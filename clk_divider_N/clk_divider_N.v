==> flow/design.v <==
module clk_divider_N (
		input clk, rst_n, 
		input [7:0] N,
		output clk_div_N);
wire [7:0] N_minus1;
reg [7:0] pos_cnt;
reg pos;
reg neg;
assign N_minus1 = N - 1;
always @ (posedge clk or negedge rst_n)
begin
	if (!rst_n) pos_cnt <= 0;
	else if (pos_cnt == N-1) pos_cnt <= 0;
	else pos_cnt <= pos_cnt + 1;
end
always @ (posedge clk or negedge rst_n)
begin
	if (!rst_n) pos <= 0;
	else if (pos_cnt == N_minus1[7:1]) 	pos <= 1;
	else if (pos_cnt == N_minus1) 		pos <= 0;
end
always @ (negedge clk or negedge rst_n)
begin
	if (!rst_n) neg <= 0;
	else if (N[0] == 1) neg <= pos;  
end
assign clk_div_N = pos | neg;
endmodule 
==> Reports on clk_divider_N <==
The steps from the RTL of clk_divider_N to its reports follow in flow order.
Lines are those of the file above, counted from 1.
Cell names lack the library's common part.
{ "design": {"design": "clk_divider_N", "clock": "clk", "lib": "sky130hd", "lib_corner": "tt_025C_1v80"} }

==> After elaboration <==
Counts by Yosys on the flattened word-level netlist (proc, flatten, opt, wreduce; memories kept). Register bits leave out memories and registers merged into their read ports (data or address). Print and check cells are left out. Cells with the same type and inputs are merged into one.
{ "bits": {"ff_bits": 10, "inputBits": 10} }
{ "op_classes": {"n_addsub": 2, "eq_ne": 3, "n_mux": 3, "n_logic": 1, "reduce_logical": 1} }
{ "ops": {"columns": ["operator", "count"], "rows": [
  ["== test 8 x 32 -> 1 bit", 1],
  ["subtractor 8 x 1 -> 9 bit (second input constant)", 1],
  ["adder 8 x 1 -> 8 bit (second input constant)", 1],
  ["== test 8 x 7 -> 1 bit", 1],
  ["== test 8 bit", 1],
  ["2-to-1 mux 8 bit", 1],
  ["nonzero test 2 bit", 1],
  ["2-to-1 mux 1 bit", 2],
  ["bitwise OR 1 bit", 1]
]} }

==> Longest topological paths <==
Yosys ltp: most cells in a row. Word level: on the elaborated netlist, between registers, memories and ports. Mapped: between sequential cells and ports; inverters and the memories' decode and read muxes count.
{ "logic_depth": {"ltp_word": 4, "abc_area": 0, "mapped_depth": 8} }

==> Mapped cells and area <==
The flow's flattened synthesis, as Yosys stat reports it; memories are mapped. The netlist is that of the ABC_AREA named above (0 if unset); the other value can give another one.
{ "by_type": {"columns": ["type", "count", "area_total_um2"], "rows": [
  ["dfrtp_1", 9, 225.216],
  ["xor2_1", 13, 113.859],
  ["xnor2_1", 9, 78.826],
  ["a21oi_1", 11, 55.053],
  ["nand3_1", 6, 30.029],
  ["dfrtn_1", 1, 25.024],
  ["ha_1", 2, 25.024],
  ["o211a_1", 2, 20.019],
  ["and3_1", 3, 18.768],
  ["nor4_1", 3, 18.768],
  ["o32ai_2", 1, 16.266],
  ["inv_1", 4, 15.014],
  ["nand2_1", 4, 15.014],
  ["nor3_1", 3, 15.014],
  ["clkbuf_8", 1, 13.763],
  ["or4b_4", 1, 13.763],
  ["nand2b_1", 2, 12.512],
  ["or3_1", 2, 12.512]
]} }
Not listed: further types 21, cells in them 23.
{ "mapped": {"stdcells": 100, "mapped_area_mm2": 0.0008858, "flip_flops": 10, "buffers": 6} }

# Flow runs of clk_divider_N

Stored flow runs of clk_divider_N (2 of them; Yosys, OpenROAD, sky130hd). They differ in their settings and are not a sequence. Constraints: input delay and output delay 20% of the set period each, output load 0.01 pF.
[
  {
    "run": "run A",
    "settings": { "period_ns": 1.36, "CORE_UTILIZATION": 21, "SETUP_SLACK_MARGIN": 0.13, "CORE_MARGIN": 9, "GPL_TIMING_DRIVEN": 1, "CTS_CLUSTER_SIZE": 31, "SLEW_MARGIN": 15, "MAX_ROUTING_LAYER": "met5", "CAP_MARGIN": 20 },
    "results": { "worst_setup_slack_ps": -529, "layout_stdcell_area_mm2": 0.0014939, "die_footprint_mm2": 0.0068807, "synth_area_mm2": 0.0008858 }
  },
  {
    "run": "run B",
    "settings": { "period_ns": 3.54, "CAP_MARGIN": 20, "CORE_MARGIN": 2, "CORE_UTILIZATION": 40, "SLEW_MARGIN": 20 },
    "results": { "worst_setup_slack_ps": 43, "layout_stdcell_area_mm2": 0.0010398, "die_footprint_mm2": 0.0026071, "synth_area_mm2": 0.0008858 }
  }
]
